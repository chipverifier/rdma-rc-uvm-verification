==> flow/design.v <==
module rdma_completion (
    input  wire clk,
    input  wire rst_n,
    input  wire tx_done,      
    output reg  comp_valid
);
always @(posedge clk or negedge rst_n) begin
    if (!rst_n) begin
        comp_valid <= 1'b0;
    end else begin
        comp_valid <= 1'b0;
        if (tx_done) begin
            comp_valid <= 1'b1;
        end
    end
end
endmodule
module qp_context (
    input  wire        clk,
    input  wire        rst_n,
    input  wire        in_valid,
    input  wire [63:0] in_data,
    input  wire        in_last,
    output wire        out_valid,
    output wire [63:0] out_data,
    output wire        out_last
);
assign out_valid = in_valid;
assign out_data  = in_data;
assign out_last  = in_last;
endmodule
module rdma_rx (
    input  wire        clk,
    input  wire        rst_n,
    input  wire        rx_valid,
    input  wire [63:0] rx_data,
    input  wire        rx_last,
    output reg         rx_out_valid,
    output reg  [63:0] rx_out_data,
    output reg         rx_out_last
);
always @(posedge clk or negedge rst_n) begin
    if (!rst_n) begin
        rx_out_valid <= 1'b0;
        rx_out_data  <= 64'd0;
        rx_out_last  <= 1'b0;
    end else begin
        rx_out_valid <= rx_valid;
        rx_out_data  <= rx_data;
        rx_out_last  <= rx_last;
    end
end
endmodule
module rdma_sched (
    input  wire        clk,
    input  wire        rst_n,
    input  wire        sched_in_valid,
    input  wire [63:0] sched_in_data,
    input  wire        sched_in_last,
    output reg         sched_out_valid,
    output reg  [63:0] sched_out_data,
    output reg         sched_out_last
);
    localparam S_IDLE    = 2'd0;
    localparam S_FORWARD = 2'd1;
    localparam S_DONE    = 2'd2;
    reg [1:0] state;
    always @(posedge clk or negedge rst_n) begin
        if (!rst_n) begin
            state           <= S_IDLE;
            sched_out_valid <= 1'b0;
            sched_out_data  <= 64'd0;
            sched_out_last  <= 1'b0;
        end else begin
            sched_out_valid <= 1'b0;
            case (state)
                S_IDLE: begin
                    if (sched_in_valid) begin
                        sched_out_valid <= 1'b1;
                        sched_out_data  <= sched_in_data;
                        sched_out_last  <= sched_in_last;
                        if (sched_in_last)
                            state <= S_DONE;
                        else
                            state <= S_FORWARD;
                    end
                end
                S_FORWARD: begin
                    if (sched_in_valid) begin
                        sched_out_valid <= 1'b1;
                        sched_out_data  <= sched_in_data;
                        sched_out_last  <= sched_in_last;
                        if (sched_in_last)
                            state <= S_DONE;
                    end
                end
                S_DONE: begin
                    state <= S_IDLE;
                end
                default: state <= S_IDLE;
            endcase
        end
    end
endmodule
module rdma_top (
    input  wire        clk,
    input  wire        rst_n,
    input  wire        host_valid,
    input  wire [63:0] host_data,
    input  wire        host_last,
    input  wire        rx_valid,
    input  wire [63:0] rx_data,
    input  wire        rx_last,
    output wire        tx_valid,
    output wire [63:0] tx_data,
    output wire        tx_last,
    output wire        comp_valid
);
    wire        rx2qp_valid;
    wire [63:0] rx2qp_data;
    wire        rx2qp_last;
    wire        host2qp_valid;
    wire [63:0] host2qp_data;
    wire        host2qp_last;
    wire        arb_valid;
    wire [63:0] arb_data;
    wire        arb_last;
    wire        qp2sch_valid;
    wire [63:0] qp2sch_data;
    wire        qp2sch_last;
    wire        sch2tx_valid;
    wire [63:0] sch2tx_data;
    wire        sch2tx_last;
    wire        tx_done;
    rdma_rx u_rx (
        .clk          (clk),
        .rst_n        (rst_n),
        .rx_valid     (rx_valid),
        .rx_data      (rx_data),
        .rx_last      (rx_last),
        .rx_out_valid (rx2qp_valid),
        .rx_out_data  (rx2qp_data),
        .rx_out_last  (rx2qp_last)
    );
    assign host2qp_valid = host_valid;
    assign host2qp_data  = host_data;
    assign host2qp_last  = host_last;
    assign arb_valid = host2qp_valid | rx2qp_valid;
    assign arb_data  = host2qp_valid ? host2qp_data : rx2qp_data;
    assign arb_last  = host2qp_valid ? host2qp_last : rx2qp_last;
    qp_context u_qp (
        .clk       (clk),
        .rst_n     (rst_n),
        .in_valid  (arb_valid),
        .in_data   (arb_data),
        .in_last   (arb_last),
        .out_valid (qp2sch_valid),
        .out_data  (qp2sch_data),
        .out_last  (qp2sch_last)
    );
    rdma_sched u_sched (
        .clk             (clk),
        .rst_n           (rst_n),
        .sched_in_valid  (qp2sch_valid),
        .sched_in_data   (qp2sch_data),
        .sched_in_last   (qp2sch_last),
        .sched_out_valid (sch2tx_valid),
        .sched_out_data  (sch2tx_data),
        .sched_out_last  (sch2tx_last)
    );
    rdma_tx u_tx (
        .clk         (clk),
        .rst_n       (rst_n),
        .tx_in_valid (sch2tx_valid),
        .tx_in_data  (sch2tx_data),
        .tx_in_last  (sch2tx_last),
        .tx_valid    (tx_valid),
        .tx_data     (tx_data),
        .tx_last     (tx_last),
        .tx_done     (tx_done)
    );
    rdma_completion u_comp (
        .clk        (clk),
        .rst_n      (rst_n),
        .tx_done    (tx_done),
        .comp_valid (comp_valid)
    );
endmodule
module rdma_tx (
    input  wire        clk,
    input  wire        rst_n,
    input  wire        tx_in_valid,
    input  wire [63:0] tx_in_data,
    input  wire        tx_in_last,
    output reg         tx_valid,
    output reg  [63:0] tx_data,
    output reg         tx_last,
    output reg         tx_done    
);
always @(posedge clk or negedge rst_n) begin
    if (!rst_n) begin
        tx_valid <= 1'b0;
        tx_data  <= 64'd0;
        tx_last  <= 1'b0;
        tx_done  <= 1'b0;
    end else begin
        tx_done <= 1'b0;
        tx_valid <= tx_in_valid;
        tx_data  <= tx_in_data;
        tx_last  <= tx_in_last;
        if (tx_in_valid && tx_in_last) begin
            tx_done <= 1'b1;    
        end
    end
end
endmodule
# Step by step through the tools: rdma_top
# What the tools print for rdma_top, step after step.
# Lines are those of the file above, counted from 1.
# Library cell names are shortened.
setup:
  top: "rdma_top"
  clock_port: "clk"
  library: "sky130hd"
  pvt_corner: "tt_025C_1v80"

# Word level
# Counts by Yosys on the flattened word-level netlist (proc, flatten, opt, wreduce; memories kept). Register bits leave out memories and registers merged into their read ports (data or address). Print and check cells are left out.
word_totals:
  reg_bits: 202
  input_bits: 134
  output_inout_bits: 67
  wordCells: 39
op_classes:
  n_eq: 5
  n_mux: 15
  logic: 1
  n_reduce_logical: 6
ops:
  columns: ["operator", "n"]
  rows:
  - ["two-way mux 64 bit", 3]
  - ["two-way mux 2 bit", 4]
  - ["two-way mux 1 bit", 7]
  - ["!= test 2 bit with constant B", 3]
  - ["case mux 2 bit (select 2 bit)", 1]
  - ["AND reduction 3 bit", 1]
  - ["== test 2 x 1 -> 1 bit with constant B", 1]
  - ["!= test 2 x 1 -> 1 bit with constant B", 1]
  - ["zero test 2 bit", 1]
  - ["AND reduction 2 bit", 1]
  - ["nonzero test 2 bit", 1]
  - ["OR reduction 2 bit", 1]
  - ["OR 1 bit", 1]
  - ["logical AND 1 bit", 1]

# Depth
# Depth = most cells in a row (Yosys ltp): at word level without a register or memory, in the mapped netlist without a sequential cell, where the memories' decode and read muxes count.
logic_depth:
  depth_word: 4
  abc_area: 0
  mapped_depth: 5
  mapped_depth_nobuf: 2

# Mapped cells and area
# Yosys stat after the flow's synthesis: flattened, memories mapped to cells. It holds for the ABC_AREA given above (unset counts as 0); a run with the other value may have another netlist.
synth_totals:
  cells: 358
  area_um2: 6829.0
  flip_flops: 203
  buf_cells: 15
types:
  columns: ["type", "n", "type_area_um2"]
  rows:
  - ["dfrtp_1", 202, 5.05E+03]
  - ["mux2_2", 101, 1.14E+03]
  - ["mux2_4", 27, 405.389]
  - ["buf_6", 7, 78.826]
  - ["buf_2", 8, 40.038]
  - ["dfstp_2", 1, 26.275]
  - ["mux2i_1", 2, 20.019]
  - ["nor2b_1", 3, 18.768]
  - ["a2bb2oi_1", 1, 8.758]
  - ["o22a_1", 1, 8.758]
  - ["o31a_1", 1, 8.758]
  - ["a21o_1", 1, 7.507]
  - ["and2_1", 1, 6.256]
  - ["inv_1", 1, 3.754]
  - ["nor2_1", 1, 3.754]
# By module: a second synthesis without flattening, with its own total; a netlist apart from the flattened one above.
unflattened:
  hier_cells: 421
  hier_area_um2: 7473.4
# Each row is one instance without its submodules.
modules:
  columns: ["module", "n_inst", "n_cells", "mod_area_um2", "seq_area_um2"]
  rows:
  - ["rdma_sched", 1, 147, 2667.6, 1727.9]
  - ["rdma_tx", 1, 68, 1682.9, 1676.6]
  - ["rdma_rx", 1, 66, 1651.6, 1651.6]
  - ["rdma_top", 1, 73, 950.9, 0.0]
  - ["qp_context", 1, 66, 495.5, 0.0]
  - ["rdma_completion", 1, 1, 25.0, 25.0]

# Timing after synthesis
# Path of least setup slack by OpenSTA after synthesis, without wires, with an ideal clock, recovery checks aside; 20% of the period is set as input and as output delay. Where synthesis merged equal registers, the netlist keeps one of their names.
synth_timing:
  path_type: "input to register"
  start: "input port host_valid"
  end: "register u_sched.sched_out_data[56]"
  clock_period_ns: 1.82
  in_delay_ns: 0.364
  setup_ns: 0.125
  t_first_pin_ns: 0.364
  arrival_time_ns: 1.331
  required_time_ns: 1.695
  setup_slack_ns: 0.364
  path_delay_ns: 1.092
  path_stages: 5
  synth_period_reached_ns: 1.456
# "path_delay_ns" is the arrival time less input delay plus setup time.
# "path_stages": output pins that drive a net of the path, with the launching flip-flop's if there is one; two outputs of one cell count as two.
# "synth_period_reached_ns" = period - worst setup slack (recovery checks aside). The figure is calculated, with input and output delays left at 20% of the set period.
# Between the ends stands the longest chain of elaborated cells between them, by number of cells; it is not shown to be the way that was timed. Of several equally long chains one is given.
# A line is the first line of the expression or statement that the cell stems from. Yosys adds cells for indexed reads and writes and turns some case tables into memories.
# A register here has more assigning lines than the two given.
synth_via:
  cell_sequence: "buf_2 > buf_6 > buf_6 > mux2_2 > mux2_4"
  elab_chain_cells: 3
synth_lines:
  columns: ["item", "line", "rtl"]
  rows:
  - ["start, declared", 108, "input  wire        host_valid,"]
  - ["two-way mux 64 bit", 149, "assign arb_data  = host2qp_valid ? host2qp_data : rx2qp_data;"]
  - ["two-way mux 64 bit", 89, "if (sched_in_valid) begin"]
  - ["two-way mux 64 bit", 76, "case (state)"]
  - ["end, assigned", 80, "sched_out_data  <= sched_in_data;"]
  - ["end, assigned", 91, "sched_out_data  <= sched_in_data;"]
  - ["end, declared", 61, "output reg  [63:0] sched_out_data,"]

# Path in the finished layout
# Path of least setup slack in the final report of run 2 (OpenROAD, finished layout, wires in). Where an end is a register, its clock arrival counts in the times.
layout_timing:
  path_type: "register to output"
  start: "register u_tx.tx_data[7]"
  end: "output port tx_data[7]"
  clock_period_ns: 1.78
  out_delay_ns: 0.36
  t_first_pin_ns: 0.49
  arrival_time_ns: 1.38
  required_time_ns: 1.42
  setup_slack_ns: 0.05
  path_stages: 2
layout_via:
  cell_sequence: "dfrtp_1 > clkdlybuf4s50_1"
  elab_chain_cells: 0
layout_lines:
  columns: ["item", "line", "rtl"]
  rows:
  - ["start, declared", 196, "output reg  [63:0] tx_data,"]
  - ["start, assigned", 203, "tx_data  <= 64'd0;"]
  - ["start, assigned", 209, "tx_data  <= tx_in_data;"]
  - ["end, declared", 115, "output wire [63:0] tx_data,"]

# Measured data: module rdma_top, platform sky130hd, 2 stored runs of the flow under differing settings, order arbitrary. Input and output delays are each 20% of the period that was set; the output load is 0.01 pF.
# "power.total_w": no workload was simulated; the value follows from the tool's default switching activity.
runs:
  - name: "run 1"
    settings:
      period_ns: 1.32
      CORE_UTILIZATION: 54
      PLACE_DENSITY: 0.47
      CORE_ASPECT_RATIO: 1.02
      CELL_PAD_IN_SITES_GLOBAL_PLACEMENT: 1
      CELL_PAD_IN_SITES_DETAIL_PLACEMENT: 2
      ABC_AREA: 0
      GPL_TIMING_DRIVEN: 1
      GPL_ROUTABILITY_DRIVEN: 1
      CTS_CLUSTER_DIAMETER: 399
      CAP_MARGIN: 20
      CORE_MARGIN: 2
      SLEW_MARGIN: 20
    outcome: "unfinished; error DPL-0033 in placement"
  - name: "run 2"
    settings:
      period_ns: 1.78
      CORE_UTILIZATION: 22
      CAP_MARGIN: 20
      CORE_MARGIN: 2
      SLEW_MARGIN: 20
    results:
      ys_area_um2: 6829.0
      total_die_area_um2: 32466.6
      stdcell_area_um2: 10154.7
      ws_setup_ns: 0.049
      hold_ws_ns: 0.200
      power.total_w: 0.009718
